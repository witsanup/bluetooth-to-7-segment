==> flow/design.v <==
module uart
#(
    parameter DELAY_FRAMES = 260  
)
(   
    input clk,
    input uart_rx,
    input reset_n,
    input btn1,
    output uart_tx,
    output reg [7:0] leds=0
);
localparam HALF_DELAY_WAIT = (DELAY_FRAMES / 2);
typedef enum reg[2:0]{
    RX_STATE_IDLE       = 0,
    RX_STATE_START_BIT  = 1,
    RX_STATE_READ_WAIT  = 2,
    RX_STATE_READ       = 3,
    RX_STATE_STOP_BIT   = 4
} e_rxState;
e_rxState rxState ;
reg [12:0] rxCounter = 0;
reg [79:0] dataIn = 0;
reg [2:0] rxBitNumber = 0;
reg byteReady = 0;
reg debug_readuart = 0;
always @(posedge clk or negedge reset_n) begin
    if(~reset_n)begin
        rxState <= RX_STATE_IDLE;
        rxCounter <= 0;
        rxBitNumber <= 0;
        byteReady <= 0;
        dataIn = 0;
    end
    else begin
        case (rxState)
            RX_STATE_IDLE: begin
                if (uart_rx == 0) begin
                    rxState <= RX_STATE_START_BIT;
                    rxCounter <= 1;
                    rxBitNumber <= 0;
                    byteReady <= 0;
                end
            end 
            RX_STATE_START_BIT: begin
                if (rxCounter == HALF_DELAY_WAIT) begin
                    rxState <= RX_STATE_READ_WAIT;
                    rxCounter <= 1;
                end else 
                    rxCounter <= rxCounter + 1;
            end
            RX_STATE_READ_WAIT: begin
                rxCounter <= rxCounter + 1;
                debug_readuart <= 0;
                if ((rxCounter + 1) == DELAY_FRAMES) begin
                    rxState <= RX_STATE_READ;
                end
            end
            RX_STATE_READ: begin
                rxCounter <= 1;
                dataIn <= {uart_rx, dataIn[79:1]};
                debug_readuart <= 1;
                rxBitNumber <= rxBitNumber + 1;
                if (rxBitNumber == 3'b111)
                    rxState <= RX_STATE_STOP_BIT;
                else
                    rxState <= RX_STATE_READ_WAIT;
            end
            RX_STATE_STOP_BIT: begin
                rxCounter <= rxCounter + 1;
                debug_readuart <= 0;
                if ((rxCounter + 1) == DELAY_FRAMES) begin
                    rxState <= RX_STATE_IDLE;
                    rxCounter <= 0;
                    byteReady <= 1;
                end
            end
        endcase
    end
end
always @(posedge clk or negedge reset_n) begin
    if (~reset_n)begin
        leds <= 0;
    end else begin
        if (byteReady) begin
            leds <= dataIn[63:56];
        end
    end
end
reg [3:0] txState = 0;
reg [24:0] txCounter = 0;
reg [7:0] dataOut = 0;
reg txPinRegister = 1;
reg [2:0] txBitNumber = 0;
reg [3:0] txByteCounter = 0;
assign uart_tx = txPinRegister;
localparam MEMORY_LENGTH = 12;
reg [7:0] testMemory [MEMORY_LENGTH-1:0];
initial begin
    testMemory[0] = "L";
    testMemory[1] = "u";
    testMemory[2] = "s";
    testMemory[3] = "h";
    testMemory[4] = "a";
    testMemory[5] = "y";
    testMemory[6] = " ";
    testMemory[7] = "L";
    testMemory[8] = "a";
    testMemory[9] = "b";
    testMemory[10] = "s";
    testMemory[11] = " ";
end
localparam TX_STATE_IDLE = 0;
localparam TX_STATE_START_BIT = 1;
localparam TX_STATE_WRITE = 2;
localparam TX_STATE_STOP_BIT = 3;
localparam TX_STATE_DEBOUNCE = 4;
always @(posedge clk) begin
    case (txState)
        TX_STATE_IDLE: begin
            if (btn1 == 0) begin
                txState <= TX_STATE_START_BIT;
                txCounter <= 0;
                txByteCounter <= 0;
            end
            else begin
                txPinRegister <= 1;
            end
        end 
        TX_STATE_START_BIT: begin
            txPinRegister <= 0;
            if ((txCounter + 1) == DELAY_FRAMES) begin
                txState <= TX_STATE_WRITE;
                dataOut <= testMemory[txByteCounter];
                txBitNumber <= 0;
                txCounter <= 0;
            end else 
                txCounter <= txCounter + 1;
        end
        TX_STATE_WRITE: begin
            txPinRegister <= dataOut[txBitNumber];
            if ((txCounter + 1) == DELAY_FRAMES) begin
                if (txBitNumber == 3'b111) begin
                    txState <= TX_STATE_STOP_BIT;
                end else begin
                    txState <= TX_STATE_WRITE;
                    txBitNumber <= txBitNumber + 1;
                end
                txCounter <= 0;
            end else 
                txCounter <= txCounter + 1;
        end
        TX_STATE_STOP_BIT: begin
            txPinRegister <= 1;
            if ((txCounter + 1) == DELAY_FRAMES) begin
                if (txByteCounter == MEMORY_LENGTH - 1) begin
                    txState <= TX_STATE_DEBOUNCE;
                end else begin
                    txByteCounter <= txByteCounter + 1;
                    txState <= TX_STATE_START_BIT;
                end
                txCounter <= 0;
            end else 
                txCounter <= txCounter + 1;
        end
        TX_STATE_DEBOUNCE: begin
            if (txCounter == 23'b111111111111111111) begin
                if (btn1 == 1) 
                    txState <= TX_STATE_IDLE;
            end else
                txCounter <= txCounter + 1;
        end
    endcase      
end
endmodule
Reports on uart
Tool output for the design above, in the order of the flow.
Lines are those of the file above, counted from 1.
Operators carry their Yosys type and port widths (W data, S select, Z words).
Library cell names are shortened.
{ "setup": {"design": "uart", "clock": "clk", "library": "sky130hd", "lib_corner": "tt_025C_1v80"} }

After elaboration
Source: Yosys, flattened and elaborated, memories not mapped. Widths are those after wreduce. Registers that Yosys merges into a memory's read port (data or address) are not register bits. Print and check cells do not count. Equal cells are merged and count once.
Yosys's memory passes give these memory sizes; they may raise the number of words (mostly to a power of two), join words into wider ones and drop unused or constant bits.
{ "word_totals": {"ff_bits": 153, "mem_bits_ro": 84, "clocked_rd_ports_x_width": 7, "mem_count": 1, "in_bits": 4, "out_inout_bits": 9} }
{ "memory_table": {"columns": ["name", "size", "width", "rd", "write_ports", "line", "rtl"], "rows": [
  ["testMemory", 12, 7, 1, 0, 98, "reg [7:0] testMemory [MEMORY_LENGTH-1:0];"]
]} }
{ "classes": {"addsub": 5, "n_eq": 29, "shift": 1, "mux": 38, "reduce_and_logical": 20} }
{ "op_table": {"columns": ["op", "count"], "rows": [
  ["$pmux W25 S3", 1],
  ["$mux W25", 3],
  ["$pmux W13 S5", 1],
  ["$mux W13", 3],
  ["$mux W4", 9],
  ["$eq A32 B9 Y1 const B", 1],
  ["$mux W3", 10],
  ["$ne A2 B2 Y1 const B", 14],
  ["$add A25 B1 Y26 const B", 1],
  ["$eq A25 B18 Y1 const B", 1],
  ["$pmux W4 S5", 1],
  ["$pmux W3 S5", 1],
  ["$add A13 B1 Y14 const B", 1],
  ["$eq A14 B9 Y1 const B", 1],
  ["$eq A13 B8 Y1 const B", 1],
  ["$pmux W3 S2", 2],
  ["$reduce_bool A5 Y1", 2],
  ["$eq A3 B3 Y1 const B", 3],
  ["$reduce_and A2 Y1", 4],
  ["$reduce_bool A2 Y1", 4],
  ["$eq A4 B2 Y1 const B", 2],
  ["$reduce_and A4 Y1", 2],
  ["$shiftx A8 B3 Y1", 1],
  ["$pmux W4 S2", 1],
  ["$reduce_and A7 Y1", 1],
  ["$add A3 B1 Y3 const B", 2],
  ["$eq A3 B2 Y1 const B", 2],
  ["$reduce_and A3 Y1", 2]
]} }
Not listed: further kinds 13, cells in them 16.

Logic depth
Yosys ltp: most cells in a row. Word level: on the elaborated netlist, between registers, memories and ports. Mapped: between sequential cells and ports; inverters and the memories' decode and read muxes count.
{ "depth": {"depth_word": 4, "abc_area": 0, "mapped_depth": 9, "mapped_depth_nobuf": 9} }

Mapped cells and area
The flow's flattened synthesis, as Yosys stat reports it; memories are mapped. The netlist is that of the ABC_AREA named above (0 if unset); the other value can give another one.
{ "types": {"columns": ["cell_type", "count", "type_area_um2"], "rows": [
  ["dfrtp_1", 53, 1.33E+03],
  ["edfxtp_1", 43, 1.29E+03],
  ["mux2_2", 32, 360.346],
  ["a21oi_1", 38, 190.182],
  ["ha_1", 14, 175.168],
  ["nand2_1", 38, 142.637],
  ["xor2_1", 16, 140.134],
  ["o21ai_0", 25, 125.12],
  ["xnor2_1", 13, 113.859],
  ["nor2_1", 29, 108.854],
  ["nand4_1", 17, 106.352],
  ["nand3_1", 16, 80.077],
  ["nor3_1", 14, 70.067],
  ["clkbuf_1", 16, 60.058],
  ["mux2i_1", 6, 60.058],
  ["nand2b_1", 9, 56.304],
  ["a2111oi_2", 3, 45.043],
  ["inv_1", 12, 45.043]
]} }
Other cell types: 43; their cells: 94.
{ "mapped": {"cell_count": 488, "yosys_area_um2": 5252.5, "sequential_area_um2": 2643.8, "flip_flops": 97} }

Worst setup path after synthesis
Path of least setup slack by OpenSTA after synthesis, without wires, with an ideal clock, recovery checks aside; 20% of the period is set as input and as output delay. Where synthesis merged equal registers, the netlist keeps one of their names.
{ "synth_timing": {"kind": "flip-flop to flip-flop", "startpoint": "reg txCounter[0]", "endpoint": "reg dataOut[0]", "period_ns": 5.73, "setup_time_ns": 0.380, "t_first_pin_ns": 0.000, "arrival_time_ns": 2.637, "required_time_ns": 5.350, "slack_ns": 2.713, "path_delay_ns": 3.017, "path_stages": 9, "path_buffers": 0, "synth_period_reached_ns": 3.017} }
"path_delay_ns" is the arrival time less input delay plus setup time.
"path_stages": output pins that drive a net of the path, with the launching flip-flop's if there is one; two outputs of one cell count as two.
"synth_period_reached_ns" = period - worst setup slack (recovery checks aside). The figure is calculated, with input and output delays left at 20% of the set period.
The rows between start and end are the longest chain of elaborated cells between them; the timing report does not say that the signal goes this way. Where chains are equally long, one stands for them.
A line is the first line of the expression or statement that the cell stems from. Yosys adds cells for indexed reads and writes and turns some case tables into memories.
A register here has more assigning lines than the two given.
{ "synth_via": {"cell_sequence": "edfxtp_1 > ha_1 > nand4_2 > nor4_4 > and3_4 > a31oi_2 > a2111oi_2 > nand2_1 > nor3_1", "elab_chain_len": 3, "cells_between": 3, "classes_between": "1 x add/sub; 1 x eq/ne; 1 x reduce/logical"} }
{ "synth_rtl": {"columns": ["item", "line", "rtl"], "rows": [
  ["start: declaration", 91, "reg [24:0] txCounter = 0;"],
  ["start: assignment", 138, "txCounter <= txCounter + 1;"],
  ["start: assignment", 151, "txCounter <= txCounter + 1;"],
  ["$add A25 B1 Y26", 132, "if ((txCounter + 1) == DELAY_FRAMES) begin"],
  ["$eq A32 B9 Y1", 132, null],
  ["$reduce_and A2 Y1", null, null],
  ["end: declaration", 92, "reg [7:0] dataOut = 0;"]
]} }

Worst path after layout
Path of least setup slack in the final report of record 1 (OpenROAD, finished layout, wires in). Where an end is a register, its clock arrival counts in the times.
{ "layout_timing": {"kind": "flip-flop to flip-flop", "startpoint": "reg txCounter[0]", "endpoint": "reg dataOut[3]", "period_ns": 4.05, "setup_time_ns": 0.37, "t_first_pin_ns": 0.34, "arrival_time_ns": 3.58, "required_time_ns": 4.02, "slack_ns": 0.44, "path_stages": 9, "path_buffers": 0} }
The rows between start and end are the longest chain of elaborated cells between them; the timing report does not say that the signal goes this way. Where chains are equally long, one stands for them.
A register here has more assigning lines than the two given.
{ "layout_via": {"cell_sequence": "edfxtp_1 > ha_1 > nand4_2 > nor4_4 > and3_4 > a31oi_2 > a2111oi_2 > nand2_1 > nor3_1", "elab_chain_len": 3, "cells_between": 3, "classes_between": "1 x add/sub; 1 x eq/ne; 1 x reduce/logical"} }
{ "layout_rtl": {"columns": ["item", "line", "rtl"], "rows": [
  ["start: declaration", 91, "reg [24:0] txCounter = 0;"],
  ["start: assignment", 138, "txCounter <= txCounter + 1;"],
  ["start: assignment", 151, "txCounter <= txCounter + 1;"],
  ["$add A25 B1 Y26", 132, "if ((txCounter + 1) == DELAY_FRAMES) begin"],
  ["$eq A32 B9 Y1", 132, null],
  ["$reduce_and A2 Y1", null, null],
  ["end: declaration", 92, "reg [7:0] dataOut = 0;"]
]} }

Add stored flow runs of uart

Measured results for uart: 2 stored runs of the Yosys and OpenROAD flow on sky130hd. The settings differ; the order carries no meaning. The constraints put input and output delay at 20% of the set period each and load the outputs with 0.01 pF.
By "achievedPeriod_ns" is meant the clock period of the run minus its worst setup slack. This is arithmetic on one report: input and output delays are still those of the set period (20% each).
"worstPathTime_ns" is the time allowed to the run's worst setup path (the clock period less input and output delay, where it has them) less its slack. Clock arrival times count: a late capture clock shortens it, a late launch clock lengthens it.
"design_power_w": no workload was simulated; the value follows from the tool's default switching activity.

Record 1
==> flow/run.sh <==
#!/bin/bash
# the make line also repeats the synthesis and layout settings of config.mk as NAME=value (left out here)
make -C /OpenROAD-flow-scripts/flow DESIGN_CONFIG=/design/flow/config.mk WORK_HOME=/design/flow/orfs CLKGATE_MAP_FILE= finish
==> flow/config.mk <==
export PLATFORM = sky130hd
export DESIGN_NAME = uart
export DESIGN_NICKNAME = uart
export VERILOG_FILES = /design/flow/design.v
export SDC_FILE = /design/flow/constraint.sdc
export NUM_CORES = 4
export LEC_CHECK = 0
export CAP_MARGIN = 5
export CORE_MARGIN = 2
export CORE_UTILIZATION = 40
export CTS_CLUSTER_DIAMETER = 399
export CTS_CLUSTER_SIZE = 88
export GPL_ROUTABILITY_DRIVEN = 1
export GPL_TIMING_DRIVEN = 0
export MIN_ROUTING_LAYER = met2
export PLACE_DENSITY_LB_ADDON = 0.12
export SLEW_MARGIN = 20
export TNS_END_PERCENT = 70
==> flow/constraint.sdc <==
create_clock -name core_clock -period 4.05 [get_ports {clk}]
set_input_delay 0.8100 -clock core_clock [delete_from_list [all_inputs] [get_ports {clk}]]
set_output_delay 0.8100 -clock core_clock [all_outputs]
set_load 0.01 [all_outputs]

==> results of record 1, as JSON <==
{
  "worstPathTime_ns": 3.61,
  "critical_path_kind": "flip-flop to flip-flop",
  "timing.setup.tns_ns": 0.000,
  "worstSetupSlack_ns": 0.442,
  "design_die_area_um2": 14063.6,
  "achievedPeriod_ns": 3.608,
  "design_power_w": 0.003005,
  "synthArea_um2": 5252.5,
  "util_pct": 46.3,
  "layout_stdcell_area_um2": 5885.6
}

Record 2
==> flow/run.sh <==
#!/bin/bash
# the make line also repeats the synthesis and layout settings of config.mk as NAME=value (left out here)
make -C /OpenROAD-flow-scripts/flow DESIGN_CONFIG=/design/flow/config.mk WORK_HOME=/design/flow/orfs CLKGATE_MAP_FILE= finish
==> flow/config.mk <==
export PLATFORM = sky130hd
export DESIGN_NAME = uart
export DESIGN_NICKNAME = uart
export VERILOG_FILES = /design/flow/design.v
export SDC_FILE = /design/flow/constraint.sdc
export NUM_CORES = 4
export LEC_CHECK = 0
export CAP_MARGIN = 20
export CORE_MARGIN = 2
export CORE_UTILIZATION = 40
export SETUP_SLACK_MARGIN = 0.02
export SLEW_MARGIN = 20
==> flow/constraint.sdc <==
create_clock -name core_clock -period 3.21 [get_ports {clk}]
set_input_delay 0.6420 -clock core_clock [delete_from_list [all_inputs] [get_ports {clk}]]
set_output_delay 0.6420 -clock core_clock [all_outputs]
set_load 0.01 [all_outputs]

==> results of record 2, as JSON <==
{
  "layout_stdcell_area_um2": 5874.4,
  "design_power_w": 0.003777,
  "worstSetupSlack_ns": 0.341,
  "synthArea_um2": 5252.5,
  "design_die_area_um2": 14063.6,
  "achievedPeriod_ns": 2.869,
  "util_pct": 46.2,
  "timing.setup.tns_ns": 0.000,
  "worstPathTime_ns": 2.87,
  "critical_path_kind": "flip-flop to flip-flop"
}
